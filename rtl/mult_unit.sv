==> flow/design.v <==
`timescale 1ns/1ps
module mult #(
    parameter A_DATA_W = 16,
    parameter B_DATA_W = 24
) 
(
    input logic clk,
    input logic reset,
    input logic i_valid,
    input logic i_ready,
    input logic signed [A_DATA_W-1:0] i_a,
    input logic signed [B_DATA_W-1:0] i_b,
    output logic signed [(A_DATA_W+B_DATA_W)-1:0] o_c,
    output logic o_valid,
    output logic o_ready
);
    always@(posedge clk)
    begin
        if (reset)
        begin
            o_c <= 0;
            o_valid <= 0;
        end
        else if (i_valid && i_ready)
        begin
            o_c <= i_a * i_b;
            o_valid <= 1;
        end
        else if (!i_valid && i_ready)
        begin
            o_c <= o_c;
            o_valid <= o_valid;
        end
        else if (i_valid && !i_ready)
        begin
            o_c <= o_c;
            o_valid <= 0;
        end
        else
        begin
            o_c <= o_c;
            o_valid <= o_valid;
        end
    end
    assign o_ready = i_ready;
endmodule
Step by step through the tools: mult
Tool output for the design above, in the order of the flow.
Line numbers count from 1 in the design file above.
Operators carry their Yosys type and port widths (W data, S select, Z words).
Cell names lack the library's common part.
{"block": "setup", "top": "mult", "clock_port": "clk", "cell_library": "sky130hd", "corner": "tt_025C_1v80"}

Word level
Yosys after proc, flatten, opt, wreduce and memory -nomap, before mapping. Memory bits, and registers merged into a memory's read port (data or address), are not among the register bits. Print and check cells are not counted. Equal cells are merged and count once.
{"block": "bits", "ff_bits": 41, "in_bits": 44, "output_inout_bits": 42, "word_cells": 14}
{"block": "op_classes", "mul": 1, "equal": 1, "muxes": 3, "reduce_logical": 7}
{"block": "ops", "op": "$mul A16 B24 Y40", "count": 1}
{"block": "ops", "op": "$logic_and A1 B1 Y1", "count": 3}
{"block": "ops", "op": "$mux W1", "count": 3}
{"block": "ops", "op": "$logic_not A1 Y1", "count": 2}
{"block": "ops", "op": "$ne A2 B2 Y1 const B", "count": 1}
{"block": "ops", "op": "$reduce_and A2 Y1", "count": 1}
{"block": "ops", "op": "$reduce_bool A2 Y1", "count": 1}

Longest topological paths
Depth = most cells in a row (Yosys ltp): at word level without a register or memory, in the mapped netlist without a sequential cell, where the memories' decode and read muxes count.
{"block": "depth", "depth_word": 5, "ABC_AREA": 0, "depth_mapped": 24, "ltp_nobuf": 23}

After synthesis
Source: synth_stat.txt of the flow (Yosys; design flattened, memories mapped). It holds for the ABC_AREA given above (unset counts as 0); a run with the other value may have another netlist.
{"block": "mapped", "cells": 1761, "mapped_area_um2": 15424.8, "seq_area_um2": 820.8, "ffs": 41, "n_buf": 79}
{"block": "types", "cell": "fa_1", "count": 374, "type_area_um2": 7.49E+03}
{"block": "types", "cell": "inv_1", "count": 444, "type_area_um2": 1.67E+03}
{"block": "types", "cell": "ha_1", "count": 98, "type_area_um2": 1.23E+03}
{"block": "types", "cell": "nand2_1", "count": 278, "type_area_um2": 1.04E+03}
{"block": "types", "cell": "and2_1", "count": 150, "type_area_um2": 938.4}
{"block": "types", "cell": "dfxtp_1", "count": 41, "type_area_um2": 820.787}
{"block": "types", "cell": "a21oi_1", "count": 61, "type_area_um2": 305.293}
{"block": "types", "cell": "clkbuf_1", "count": 67, "type_area_um2": 251.491}
{"block": "types", "cell": "xnor2_1", "count": 26, "type_area_um2": 227.718}
{"block": "types", "cell": "nor2_1", "count": 43, "type_area_um2": 161.405}
{"block": "types", "cell": "a21o_1", "count": 17, "type_area_um2": 127.622}
{"block": "types", "cell": "o21ai_0", "count": 21, "type_area_um2": 105.101}
{"block": "types", "cell": "nand3_1", "count": 18, "type_area_um2": 90.086}
{"block": "types", "cell": "xor2_1", "count": 7, "type_area_um2": 61.309}
{"block": "types", "cell": "a31oi_1", "count": 9, "type_area_um2": 56.304}
{"block": "types", "cell": "buf_6", "count": 5, "type_area_um2": 56.304}
{"block": "types", "cell": "nand2b_1", "count": 8, "type_area_um2": 50.048}
{"block": "types", "cell": "nand4_1", "count": 8, "type_area_um2": 50.048}
Other cell types: 45; their cells: 86.

Path before layout
Source: OpenSTA report_checks on the synthesized netlist (no wires, ideal clock, input and output delay 20% of the period each), path of least setup slack; recovery checks are left aside. Register names are those of the netlist, which keeps one name where synthesis merged equal registers.
{"block": "synth_timing", "path_type": "input to register", "start": "input port i_b[23]", "end": "register o_c[31]", "tclk_ns": 7.42, "in_delay_ns": 1.484, "setup_time_ns": 0.118, "launch_ns": 1.484, "t_arrival_ns": 7.059, "t_required_ns": 7.302, "path_slack_ns": 0.243, "delay_ns": 5.693, "path_stages": 23, "path_buffers": 2, "synth_period_reached_ns": 7.177}
"delay_ns" = arrival - input delay + setup time.
"path_stages": output pins that drive a net of the path, with the launching flip-flop's if there is one; two outputs of one cell count as two.
"synth_period_reached_ns" = period - worst setup slack (recovery checks aside). The figure is calculated, with input and output delays left at 20% of the set period.
Between the ends stands the longest chain of elaborated cells between them, by number of cells; it is not shown to be the way that was timed. Of several equally long chains one is given.
Each line given opens the expression or statement behind the cell; cells for indexed reads and writes are added by Yosys, which also makes memories of some case tables.
A register here has more assigning lines than the two given.
{"block": "synth_between", "path_cell_list": "clkbuf_1 > nand2_1 > inv_1 > fa_1 > inv_1 > fa_1 > inv_1 > fa_1 > fa_1 > fa_1 > inv_1 > fa_1 > inv_1 > ha_1 > buf_6 > a21o_1 > a31o_1 > a221o_1 > o2bb2ai_1 > or3_1 > a21oi_2 > xor2_1 > o21ai_1", "elab_chain_len": 1, "cone_cells": 1, "cone_lines": 1, "cone_classes": "1 x mul"}
{"block": "synth_rtl", "element": "from (decl)", "line_no": 12, "text": "input logic signed [B_DATA_W-1:0] i_b,"}
{"block": "synth_rtl", "element": "$mul A16 B24 Y40", "line_no": 26, "text": "o_c <= i_a * i_b;"}
{"block": "synth_rtl", "element": "to (assign)", "line_no": 26}
{"block": "synth_rtl", "element": "to (assign)", "line_no": 31, "text": "o_c <= o_c;"}
{"block": "synth_rtl", "element": "to (decl)", "line_no": 13, "text": "output logic signed [(A_DATA_W+B_DATA_W)-1:0] o_c,"}

Timing after layout
Path of least setup slack in the final report of stored run 1 (OpenROAD, finished layout, wires in). Where an end is a register, its clock arrival counts in the times.
{"block": "layout_timing", "path_type": "input to register", "start": "input port i_a[1]", "end": "register o_c[37]", "tclk_ns": 14.3, "in_delay_ns": 2.86, "setup_time_ns": 0.12, "launch_ns": 2.86, "t_arrival_ns": 9.82, "t_required_ns": 14.47, "path_slack_ns": 4.66, "path_stages": 22, "path_buffers": 1}
Between the ends stands the longest chain of elaborated cells between them, by number of cells; it is not shown to be the way that was timed. Of several equally long chains one is given.
A register here has more assigning lines than the two given.
{"block": "layout_between", "path_cell_list": "clkdlybuf4s50_1 > nand2_1 > inv_1 > fa_1 > inv_1 > fa_1 > inv_1 > fa_1 > fa_1 > fa_1 > inv_1 > fa_1 > inv_1 > ha_1 > a21o_1 > a31o_1 > a221o_1 > o2bb2ai_1 > o2111ai_1 > a31oi_1 > o21ai_0 > o311ai_1", "elab_chain_len": 1, "cone_cells": 1, "cone_lines": 1, "cone_classes": "1 x mul"}
{"block": "layout_rtl", "element": "from (decl)", "line_no": 11, "text": "input logic signed [A_DATA_W-1:0] i_a,"}
{"block": "layout_rtl", "element": "$mul A16 B24 Y40", "line_no": 26, "text": "o_c <= i_a * i_b;"}
{"block": "layout_rtl", "element": "to (assign)", "line_no": 26}
{"block": "layout_rtl", "element": "to (assign)", "line_no": 31, "text": "o_c <= o_c;"}
{"block": "layout_rtl", "element": "to (decl)", "line_no": 13, "text": "output logic signed [(A_DATA_W+B_DATA_W)-1:0] o_c,"}

Ticket comment

Measured data: module mult, platform sky130hd, 2 stored runs of the flow under differing settings, order arbitrary. Input and output delays are each 20% of the period that was set; the output load is 0.01 pF.
"worst_path_allowed_less_slack_ns" means the part of the period allowed to the worst setup path (the constraints hold back 20% at inputs and 20% at outputs) less its slack; where the path has registers, the arrival times of their clocks count too.

Stored run 1
==> flow/run.sh <==
#!/bin/bash
# the make line also repeats the synthesis and layout settings of config.mk as NAME=value (left out here)
make -C /OpenROAD-flow-scripts/flow DESIGN_CONFIG=/design/flow/config.mk WORK_HOME=/design/flow/orfs CLKGATE_MAP_FILE= finish
==> flow/config.mk <==
export PLATFORM = sky130hd
export DESIGN_NAME = mult
export DESIGN_NICKNAME = mult
export VERILOG_FILES = /design/flow/design.v
export SDC_FILE = /design/flow/constraint.sdc
export NUM_CORES = 4
export LEC_CHECK = 0
export CAP_MARGIN = 35
export CELL_PAD_IN_SITES_DETAIL_PLACEMENT = 0
export CORE_MARGIN = 2
export CORE_UTILIZATION = 46
export CTS_CLUSTER_SIZE = 14
export GPL_ROUTABILITY_DRIVEN = 0
export HOLD_SLACK_MARGIN = -0.06
export PLACE_DENSITY = 0.64
export SETUP_SLACK_MARGIN = 1.21
export SLEW_MARGIN = 20
==> flow/constraint.sdc <==
create_clock -name core_clock -period 14.3 [get_ports {clk}]
set_input_delay 2.8600 -clock core_clock [delete_from_list [all_inputs] [get_ports {clk}]]
set_output_delay 2.8600 -clock core_clock [all_outputs]
set_load 0.01 [all_outputs]

==> results of stored run 1, as JSON <==
{
  "synthesis_area_um2": 15424.8,
  "die_footprint_um2": 35012.0,
  "utilization_pct": 50.6,
  "ws_setup_ns": 4.655,
  "setupTns_ns": 0.000,
  "worst_path_allowed_less_slack_ns": 6.78,
  "worst_path_kind": "input to register"
}

Stored run 2
==> flow/run.sh <==
#!/bin/bash
# the make line also repeats the synthesis and layout settings of config.mk as NAME=value (left out here)
make -C /OpenROAD-flow-scripts/flow DESIGN_CONFIG=/design/flow/config.mk WORK_HOME=/design/flow/orfs CLKGATE_MAP_FILE= finish
==> flow/config.mk <==
export PLATFORM = sky130hd
export DESIGN_NAME = mult
export DESIGN_NICKNAME = mult
export VERILOG_FILES = /design/flow/design.v
export SDC_FILE = /design/flow/constraint.sdc
export NUM_CORES = 4
export LEC_CHECK = 0
export CAP_MARGIN = 20
export CORE_MARGIN = 2
export CORE_UTILIZATION = 40
export SETUP_SLACK_MARGIN = -0.17
export SLEW_MARGIN = 20
==> flow/constraint.sdc <==
create_clock -name core_clock -period 8.12 [get_ports {clk}]
set_input_delay 1.6240 -clock core_clock [delete_from_list [all_inputs] [get_ports {clk}]]
set_output_delay 1.6240 -clock core_clock [all_outputs]
set_load 0.01 [all_outputs]

==> results of stored run 2, as JSON <==
{
  "synthesis_area_um2": 15424.8,
  "die_footprint_um2": 40148.1,
  "utilization_pct": 46.1,
  "ws_setup_ns": 0.359,
  "setupTns_ns": 0.000,
  "worst_path_allowed_less_slack_ns": 6.14,
  "worst_path_kind": "input to register"
}
